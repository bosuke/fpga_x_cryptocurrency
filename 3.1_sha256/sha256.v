==> flow/design.v <==
module sha256 (
  input wire clk,
  input wire [BLOCKSIZE-1:0] block,
  input wire block_valid,
  input wire [HASHSIZE-1:0] prev_hash,
  output wire [HASHSIZE-1:0] hash,
  output wire hash_valid,
  output wire ready
  );
  localparam  WORDSIZE = 32;
  localparam  BLOCKSIZE = 512;
  localparam  HASHSIZE = 256;
  reg running;
  reg [6:0] round;
  reg valid;
  reg [WORDSIZE-1:0] h_0, h_1, h_2, h_3, h_4, h_5, h_6, h_7;
  reg [WORDSIZE-1:0] reg_a, reg_b, reg_c, reg_d, reg_e, reg_f, reg_g, reg_h;
  wire [WORDSIZE-1:0] kt;
  wire [WORDSIZE-1:0] wt;
  wire req_update = ~running & block_valid;
  wire finished = (round == 64);
  assign hash = {h_0, h_1, h_2, h_3, h_4, h_5, h_6, h_7};
  assign hash_valid = valid;
  assign ready = ~running;
  initial begin
    running <= 0;
    round <= 0;
    valid <= 0;
  end
  always @ (posedge clk) begin
    if (running) begin
      if (finished) begin
        running <= 0;
      end
    end else begin
      if (req_update) begin
        running <= 1;
      end
    end
  end
  always @ (posedge clk) begin
    if (running) begin
      round <= round + 1;
    end else if (req_update) begin
      round <= 0;
    end
  end
  always @ (posedge clk) begin
    if (req_update) begin
      valid <= 0;
    end else if (finished) begin
      valid <= 1;
    end
  end
  wire [WORDSIZE-1:0] iv_0 = prev_hash[WORDSIZE*7 +: WORDSIZE];
  wire [WORDSIZE-1:0] iv_1 = prev_hash[WORDSIZE*6 +: WORDSIZE];
  wire [WORDSIZE-1:0] iv_2 = prev_hash[WORDSIZE*5 +: WORDSIZE];
  wire [WORDSIZE-1:0] iv_3 = prev_hash[WORDSIZE*4 +: WORDSIZE];
  wire [WORDSIZE-1:0] iv_4 = prev_hash[WORDSIZE*3 +: WORDSIZE];
  wire [WORDSIZE-1:0] iv_5 = prev_hash[WORDSIZE*2 +: WORDSIZE];
  wire [WORDSIZE-1:0] iv_6 = prev_hash[WORDSIZE*1 +: WORDSIZE];
  wire [WORDSIZE-1:0] iv_7 = prev_hash[WORDSIZE*0 +: WORDSIZE];
  always @ (posedge clk) begin
      if (req_update) begin
        h_0 <= iv_0;
        h_1 <= iv_1;
        h_2 <= iv_2;
        h_3 <= iv_3;
        h_4 <= iv_4;
        h_5 <= iv_5;
        h_6 <= iv_6;
        h_7 <= iv_7;
      end else if (running & finished) begin
        h_0 <= h_0 + reg_a;
        h_1 <= h_1 + reg_b;
        h_2 <= h_2 + reg_c;
        h_3 <= h_3 + reg_d;
        h_4 <= h_4 + reg_e;
        h_5 <= h_5 + reg_f;
        h_6 <= h_6 + reg_g;
        h_7 <= h_7 + reg_h;
      end
  end
  wire [WORDSIZE-1:0] t1 = reg_h + calc_sum_1(reg_e) + calc_ch(reg_e, reg_f, reg_g) + kt + wt;
  wire [WORDSIZE-1:0] t2 = calc_sum_0(reg_a) + calc_maj(reg_a, reg_b, reg_c);
  always @ (posedge clk) begin
    if (req_update) begin
      reg_a <= iv_0;
      reg_b <= iv_1;
      reg_c <= iv_2;
      reg_d <= iv_3;
      reg_e <= iv_4;
      reg_f <= iv_5;
      reg_g <= iv_6;
      reg_h <= iv_7;
    end else begin
      reg_a <= t1 + t2;
      reg_b <= reg_a;
      reg_c <= reg_b;
      reg_d <= reg_c;
      reg_e <= reg_d + t1;
      reg_f <= reg_e;
      reg_g <= reg_f;
      reg_h <= reg_g;
    end
  end
  reg [WORDSIZE*16-1:0] message;
  wire [WORDSIZE-1:0] wt_2 = message[WORDSIZE*1 +: WORDSIZE];
  wire [WORDSIZE-1:0] wt_7 = message[WORDSIZE*6 +: WORDSIZE];
  wire [WORDSIZE-1:0] wt_15 = message[WORDSIZE*14 +: WORDSIZE];
  wire [WORDSIZE-1:0] wt_16 = message[WORDSIZE*15 +: WORDSIZE];
  wire [WORDSIZE-1:0] wt_next = calc_s_sum_1(wt_2) + wt_7 + calc_s_sum_0(wt_15) + wt_16;
  assign wt = message[WORDSIZE*15 +: WORDSIZE];
  always @(posedge clk) begin
    if (req_update) begin
      message <= block;
    end else begin
      message <= {message[0 +: WORDSIZE*15], wt_next};
    end
  end
  function [WORDSIZE-1:0] calc_ch;
    input [WORDSIZE-1:0] x;
    input [WORDSIZE-1:0] y;
    input [WORDSIZE-1:0] z;
    begin
      calc_ch = (x & y) ^ (~x & z);
    end
  endfunction
  function [WORDSIZE-1:0] calc_maj;
    input [WORDSIZE-1:0] x;
    input [WORDSIZE-1:0] y;
    input [WORDSIZE-1:0] z;
    begin
      calc_maj = (x & y) ^ (x & z) ^ (y & z);
    end
  endfunction
  function [WORDSIZE-1:0] calc_sum_0;
    input [WORDSIZE-1:0] x;
    begin
      calc_sum_0 = {x[1:0], x[31:2]} ^ {x[12:0], x[31:13]} ^ {x[21:0], x[31:22]};
    end
  endfunction
  function [WORDSIZE-1:0] calc_sum_1;
    input [WORDSIZE-1:0] x;
    begin
      calc_sum_1 = {x[5:0], x[31:6]} ^ {x[10:0], x[31:11]} ^ {x[24:0], x[31:25]};
    end
  endfunction
  function [WORDSIZE-1:0] calc_s_sum_0;
    input [WORDSIZE-1:0] x;
    begin
      calc_s_sum_0 = {x[6:0], x[31:7]} ^ {x[17:0], x[31:18]} ^ (x >> 3);
    end
  endfunction
  function [WORDSIZE-1:0] calc_s_sum_1;
    input [WORDSIZE-1:0] x;
    begin
      calc_s_sum_1 = {x[16:0], x[31:17]} ^ {x[18:0], x[31:19]} ^ (x >> 10);
    end
  endfunction
  assign kt = k_table(round[5:0]);
  function [WORDSIZE-1:0] k_table;
    input [5:0] addr;
    begin
      case(addr)
        00: k_table = 32'h428a2f98;
        01: k_table = 32'h71374491;
        02: k_table = 32'hb5c0fbcf;
        03: k_table = 32'he9b5dba5;
        04: k_table = 32'h3956c25b;
        05: k_table = 32'h59f111f1;
        06: k_table = 32'h923f82a4;
        07: k_table = 32'hab1c5ed5;
        08: k_table = 32'hd807aa98;
        09: k_table = 32'h12835b01;
        10: k_table = 32'h243185be;
        11: k_table = 32'h550c7dc3;
        12: k_table = 32'h72be5d74;
        13: k_table = 32'h80deb1fe;
        14: k_table = 32'h9bdc06a7;
        15: k_table = 32'hc19bf174;
        16: k_table = 32'he49b69c1;
        17: k_table = 32'hefbe4786;
        18: k_table = 32'h0fc19dc6;
        19: k_table = 32'h240ca1cc;
        20: k_table = 32'h2de92c6f;
        21: k_table = 32'h4a7484aa;
        22: k_table = 32'h5cb0a9dc;
        23: k_table = 32'h76f988da;
        24: k_table = 32'h983e5152;
        25: k_table = 32'ha831c66d;
        26: k_table = 32'hb00327c8;
        27: k_table = 32'hbf597fc7;
        28: k_table = 32'hc6e00bf3;
        29: k_table = 32'hd5a79147;
        30: k_table = 32'h06ca6351;
        31: k_table = 32'h14292967;
        32: k_table = 32'h27b70a85;
        33: k_table = 32'h2e1b2138;
        34: k_table = 32'h4d2c6dfc;
        35: k_table = 32'h53380d13;
        36: k_table = 32'h650a7354;
        37: k_table = 32'h766a0abb;
        38: k_table = 32'h81c2c92e;
        39: k_table = 32'h92722c85;
        40: k_table = 32'ha2bfe8a1;
        41: k_table = 32'ha81a664b;
        42: k_table = 32'hc24b8b70;
        43: k_table = 32'hc76c51a3;
        44: k_table = 32'hd192e819;
        45: k_table = 32'hd6990624;
        46: k_table = 32'hf40e3585;
        47: k_table = 32'h106aa070;
        48: k_table = 32'h19a4c116;
        49: k_table = 32'h1e376c08;
        50: k_table = 32'h2748774c;
        51: k_table = 32'h34b0bcb5;
        52: k_table = 32'h391c0cb3;
        53: k_table = 32'h4ed8aa4a;
        54: k_table = 32'h5b9cca4f;
        55: k_table = 32'h682e6ff3;
        56: k_table = 32'h748f82ee;
        57: k_table = 32'h78a5636f;
        58: k_table = 32'h84c87814;
        59: k_table = 32'h8cc70208;
        60: k_table = 32'h90befffa;
        61: k_table = 32'ha4506ceb;
        62: k_table = 32'hbef9a3f7;
        63: k_table = 32'hc67178f2;
      endcase
    end
  endfunction
endmodule
From RTL to reports: sha256. What the tools print for sha256, step after step. Line numbers count from 1 in the design file above. The mark n/a stands for no value.

Top: sha256. Clock port: clk. Library: sky130hd. Timing corner: tt_025C_1v80.

Word-level counts. Counts by Yosys on the flattened word-level netlist (proc, flatten, opt, wreduce; memories kept). Register bits leave out memories and registers merged into their read ports (data or address). Print and check cells are left out. Cells with the same type and inputs are merged into one. Memory sizes are those after Yosys's memory passes, which may raise the word count (mostly to a power of two), join words into wider ones and drop unused or constant bits.

The figure for word width x clocked read ports is 0. Under bits in latches stands 0. For memories the number is 1. Word-level cells: 93. Under RAM bits stands 0. Memory bits (read-only): 2048. Under output and inout port bits stands 258. Under register bits stands 1033. Under input bits stands 770.

Memory list: (name not given) (words 64, width 32, read ports 1, wr ports 0, RTL line 165) `case(addr)`.

For bitwise logic cells the number is 20. For multiply operators the number is 0. The entry for multiplexer cells reads 30. Reduce/logical cells: 2. The entry for order comparisons reads 0. For div/mod/pow operators the number is 0. Under shift-type cells stands 0. Equality and inequality tests: 1. The entry for add/subtract/negate cells reads 19.

Operator list (number): 32-bit two-way mux (24); 32-bit adder (18); 512-bit two-way mux (1); 32-bit XOR (9); 32-bit AND (5); 32-bit by 22-bit XOR with 32-bit output (1); 32-bit by 29-bit XOR with 32-bit output (1); 32-bit NOT (1); 7-bit two-way mux (2); 7-bit by 1-bit adder with 7-bit output with constant B (1); 7-bit equality test with constant B (1); 2-bit nonzero test (2); 1-bit two-way mux (3); 1-bit AND (2); 1-bit NOT (1).

Logic depth. Longest topological path by Yosys (ltp), each cell counted once; first at word level (registers and memories cut), then after technology mapping (sequential cells cut; the memories' decode and read muxes count).

For word-level depth the number is 8. ABC_AREA: 0. For gate-level depth with buffers the number is 43. The entry for gate-level depth less buffers reads 41.

Mapped cells and area. Source: synth_stat.txt of the flow (Yosys; design flattened, memories mapped). It holds for the ABC_AREA given above (unset counts as 0); a run with the other value may have another netlist. The area totals of this step are shown rounded.

Cells by type: sky130_fd_sc_hd__dfxtp_1 (number 770, area in all 1.54E+04 µm²); sky130_fd_sc_hd__nand2_1 (number 2295, area in all 8.61E+03 µm²); sky130_fd_sc_hd__edfxtp_1 (number 263, area in all 7.9E+03 µm²); sky130_fd_sc_hd__ha_1 (number 390, area in all 4879.68 µm²); sky130_fd_sc_hd__fa_1 (number 195, area in all 3.9E+03 µm²); sky130_fd_sc_hd__xnor2_1 (number 322, area in all 2.82E+03 µm²); sky130_fd_sc_hd__o21ai_0 (number 506, area in all 2.53E+03 µm²); sky130_fd_sc_hd__xor2_1 (number 244, area in all 2137.05 µm²); sky130_fd_sc_hd__a21oi_1 (number 347, area in all 1.74E+03 µm²); sky130_fd_sc_hd__inv_1 (number 436, area in all 1636.57 µm²); sky130_fd_sc_hd__a21o_1 (number 216, area in all 1.62E+03 µm²); sky130_fd_sc_hd__clkbuf_1 (number 297, area in all 1.11E+03 µm²); sky130_fd_sc_hd__nor2_1 (number 274, area in all 1.03E+03 µm²); sky130_fd_sc_hd__o21a_1 (number 60, area in all 450.432 µm²); sky130_fd_sc_hd__nor3_1 (number 84, area in all 420.403 µm²); sky130_fd_sc_hd__a211oi_1 (number 55, area in all 412.896 µm²); sky130_fd_sc_hd__o31ai_1 (number 49, area in all 367.853 µm²); sky130_fd_sc_hd__nand3_1 (number 72, area in all 360.346 µm²).

Other cell types: 67; their cells: 621.

Standard cells after synthesis: 7496. For cell area after synthesis the number is 62000 µm². The figure for area of sequential cells is 23000 µm². Under mapped flip-flops stands 1033. The entry for buffers reads 329.

Worst setup path after synthesis. OpenSTA on the mapped netlist: ideal clock, no wires. The path of least setup slack (recovery checks aside). Input and output delay are each 20% of the period. Register names are those of the netlist, which keeps one name where synthesis merged equal registers.

Kind: input-to-reg. Start point: in block_valid. End point: reg h_0[0]. The entry for path buffers reads 2. The entry for slack reads 0.087 ns. Under stages on the path stands 4. The figure for setup time is 1.948 ns. The figure for path delay is 6.857 ns. For input delay the number is 1.736 ns. Arrival time: 6.645 ns. Data required time: 6.732 ns. The figure for clock period is 8.68 ns. Under time at the first pin stands 1.736 ns. Period reached after synthesis: 8.593 ns.

"path delay" is the arrival time less input delay plus setup time. "stages on the path" counts driving pins, that of a launching flip-flop among them; a cell with two outputs on the path counts twice. "period reached after synthesis" = period - worst setup slack (recovery checks aside). The figure is calculated, with input and output delays left at 20% of the set period. Between the ends stands the longest chain of elaborated cells between them, by number of cells; it is not shown to be the way that was timed. Of several equally long chains one is given. Each line given opens the expression or statement behind the cell; cells for indexed reads and writes are added by Yosys, which also makes memories of some case tables. The path ends at the enable pin of a flip-flop; only ways to that pin are counted.

Cells stage by stage: sky130_fd_sc_hd__nand2_1 > sky130_fd_sc_hd__clkbuf_1 > sky130_fd_sc_hd__buf_1 > sky130_fd_sc_hd__nand2_1. Cells in the longest elaborated chain: 2. The figure for elaborated cells on any way between the ends is 2. The entry for RTL lines with such cells reads 1. Classes of those cells: logic (1); reduce/logical (1).

RTL lines, path post-synthesis: from (decl) (RTL line 4) `input wire block_valid,`; 1-bit AND (RTL line 20) `wire req_update = ~running & block_valid;`; 2-bit nonzero test; to (assign) (RTL line 65) `h_0 <= iv_0;`; to (assign) (RTL line 74) `h_0 <= h_0 + reg_a;`; to (decl) (RTL line 16) `reg [WORDSIZE-1:0] h_0, h_1, h_2, h_3, h_4, h_5, h_6, h_7;`.

Path in the finished layout. From the final timing report of stored run 1: the path of least setup slack in the routed layout; clock arrival at registers is part of the times.

Kind: reg-to-reg. Start point: reg round[0]. End point: reg reg_a[29]. Arrival time: 9.17 ns. Under time at the first pin stands 0.76 ns. Under stages on the path stands 36. The figure for setup time is 0.13 ns. Data required time: 6.77 ns. The entry for slack reads -2.40 ns. The entry for path buffers reads 2. The figure for clock period is 6.13 ns.

Between the ends stands the longest chain of elaborated cells between them, by number of cells; it is not shown to be the way that was timed. Of several equally long chains one is given. A memory read counts as a cell of the chain, while the word-level depth stops at memories.

Cells stage by stage: sky130_fd_sc_hd__edfxtp_1 > sky130_fd_sc_hd__clkbuf_16 > sky130_fd_sc_hd__inv_12 > sky130_fd_sc_hd__ha_2 > sky130_fd_sc_hd__nand2_2 > sky130_fd_sc_hd__a21oi_1 > sky130_fd_sc_hd__nor2_1 > sky130_fd_sc_hd__mux4_2 > sky130_fd_sc_hd__fa_1 > sky130_fd_sc_hd__inv_2 > sky130_fd_sc_hd__fa_1 > sky130_fd_sc_hd__fa_1 > sky130_fd_sc_hd__inv_2 > sky130_fd_sc_hd__ha_4 > sky130_fd_sc_hd__and2_4 > sky130_fd_sc_hd__nand4_1 > sky130_fd_sc_hd__nand2_1 > sky130_fd_sc_hd__o31a_1 > sky130_fd_sc_hd__o211ai_1 > sky130_fd_sc_hd__a31o_2 > sky130_fd_sc_hd__o21bai_1 > sky130_fd_sc_hd__a21o_1 > sky130_fd_sc_hd__a21o_1 > sky130_fd_sc_hd__a21o_4 > sky130_fd_sc_hd__xnor2_4 > sky130_fd_sc_hd__fa_1 > sky130_fd_sc_hd__inv_2 > sky130_fd_sc_hd__ha_4 > sky130_fd_sc_hd__a21o_1 > sky130_fd_sc_hd__o2bb2ai_2 > sky130_fd_sc_hd__a311o_1 > sky130_fd_sc_hd__a21o_1 > sky130_fd_sc_hd__a31oi_2 > sky130_fd_sc_hd__buf_4 > sky130_fd_sc_hd__xor2_2 > sky130_fd_sc_hd__o21ai_1. Cells in the longest elaborated chain: 5. The figure for elaborated cells on any way between the ends is 5. The entry for RTL lines with such cells reads 4. Classes of those cells: add/sub (3); mux (1); memory (1).

RTL lines, path after layout: from (decl) (RTL line 14) `reg [6:0] round;`; from (assign) (RTL line 43) `round <= round + 1;`; from (assign) (RTL line 45) `round <= 0;`; memory 64 x 32 bit (RTL line 165) `case(addr)`; 32-bit adder x2 (RTL line 84) `wire [WORDSIZE-1:0] t1 = reg_h + calc_sum_1(reg_e) + calc_ch(reg_e, reg_f, reg_g) + kt + wt;`; 32-bit adder (RTL line 97) `reg_a <= t1 + t2;`; 32-bit two-way mux (RTL line 87) `if (req_update) begin`; to (assign) (RTL line 88) `reg_a <= iv_0;`; to (assign) (RTL line 97); to (decl) (RTL line 17) `reg [WORDSIZE-1:0] reg_a, reg_b, reg_c, reg_d, reg_e, reg_f, reg_g, reg_h;`.

Ticket comment

sha256 through Yosys and OpenROAD on sky130hd: 2 stored runs, unordered, with their settings and measured results. The constraints put input and output delay at 20% of the set period each and load the outputs with 0.01 pF. "achieved period": clock period set for the run, less the worst setup slack. It is reckoned from that one timing run; input and output delays stay at 20% of the period that was set. "critical setup path time" is the time allowed to the run's worst setup path (the clock period less input and output delay, where it has them) less its slack. Clock arrival times count: a late capture clock shortens it, a late launch clock lengthens it. The measured numbers are rounded.

Files of stored run 1:
==> flow/run.sh <==
#!/bin/bash
# the make line also repeats the synthesis and layout settings of config.mk as NAME=value (left out here)
make -C /OpenROAD-flow-scripts/flow DESIGN_CONFIG=/design/flow/config.mk WORK_HOME=/design/flow/orfs CLKGATE_MAP_FILE= finish
==> flow/config.mk <==
export PLATFORM = sky130hd
export DESIGN_NAME = sha256
export DESIGN_NICKNAME = sha256
export VERILOG_FILES = /design/flow/design.v
export SDC_FILE = /design/flow/constraint.sdc
export NUM_CORES = 4
export LEC_CHECK = 0
export CAP_MARGIN = 20
export CELL_PAD_IN_SITES_GLOBAL_PLACEMENT = 2
export CORE_MARGIN = 2
export CORE_UTILIZATION = 42
export CTS_CLUSTER_DIAMETER = 227
export GPL_TIMING_DRIVEN = 0
export MIN_ROUTING_LAYER = met1
export PLACE_DENSITY = 0.83
export SLEW_MARGIN = 20
==> flow/constraint.sdc <==
create_clock -name core_clock -period 6.13 [get_ports {clk}]
set_input_delay 1.2260 -clock core_clock [delete_from_list [all_inputs] [get_ports {clk}]]
set_output_delay 1.2260 -clock core_clock [all_outputs]
set_load 0.01 [all_outputs]

Results of stored run 1. The achieved period is 8.526 ns. The utilization after routing reads 57%. For the smallest setup slack the run shows -2.4 ns. For the total die area the run shows 150000 µm². For the synthesized cell area the run shows 62000 µm². The area of the standard cells in the finished layout comes to 83000 µm². The measured total negative setup slack is -82 ns. The worst hold slack in the final report is 0.40 ns. For the critical setup path time the run shows 8.53 ns. Critical path type: reg-to-reg.

Files of stored run 2:
==> flow/run.sh <==
#!/bin/bash
# the make line also repeats the synthesis and layout settings of config.mk as NAME=value (left out here)
make -C /OpenROAD-flow-scripts/flow DESIGN_CONFIG=/design/flow/config.mk WORK_HOME=/design/flow/orfs CLKGATE_MAP_FILE= finish
==> flow/config.mk <==
export PLATFORM = sky130hd
export DESIGN_NAME = sha256
export DESIGN_NICKNAME = sha256
export VERILOG_FILES = /design/flow/design.v
export SDC_FILE = /design/flow/constraint.sdc
export NUM_CORES = 4
export LEC_CHECK = 0
export CAP_MARGIN = 5
export CELL_PAD_IN_SITES_DETAIL_PLACEMENT = 0
export CELL_PAD_IN_SITES_GLOBAL_PLACEMENT = 3
export CORE_ASPECT_RATIO = 1.48
export CORE_MARGIN = 2
export CORE_UTILIZATION = 44
export MIN_ROUTING_LAYER = met1
export PLACE_DENSITY_LB_ADDON = 0.03
export SETUP_SLACK_MARGIN = 0.15
export SLEW_MARGIN = 20
==> flow/constraint.sdc <==
create_clock -name core_clock -period 7.55 [get_ports {clk}]
set_input_delay 1.5100 -clock core_clock [delete_from_list [all_inputs] [get_ports {clk}]]
set_output_delay 1.5100 -clock core_clock [all_outputs]
set_load 0.01 [all_outputs]

Outcome of stored run 2: no results, placement failed with FLW-0024.
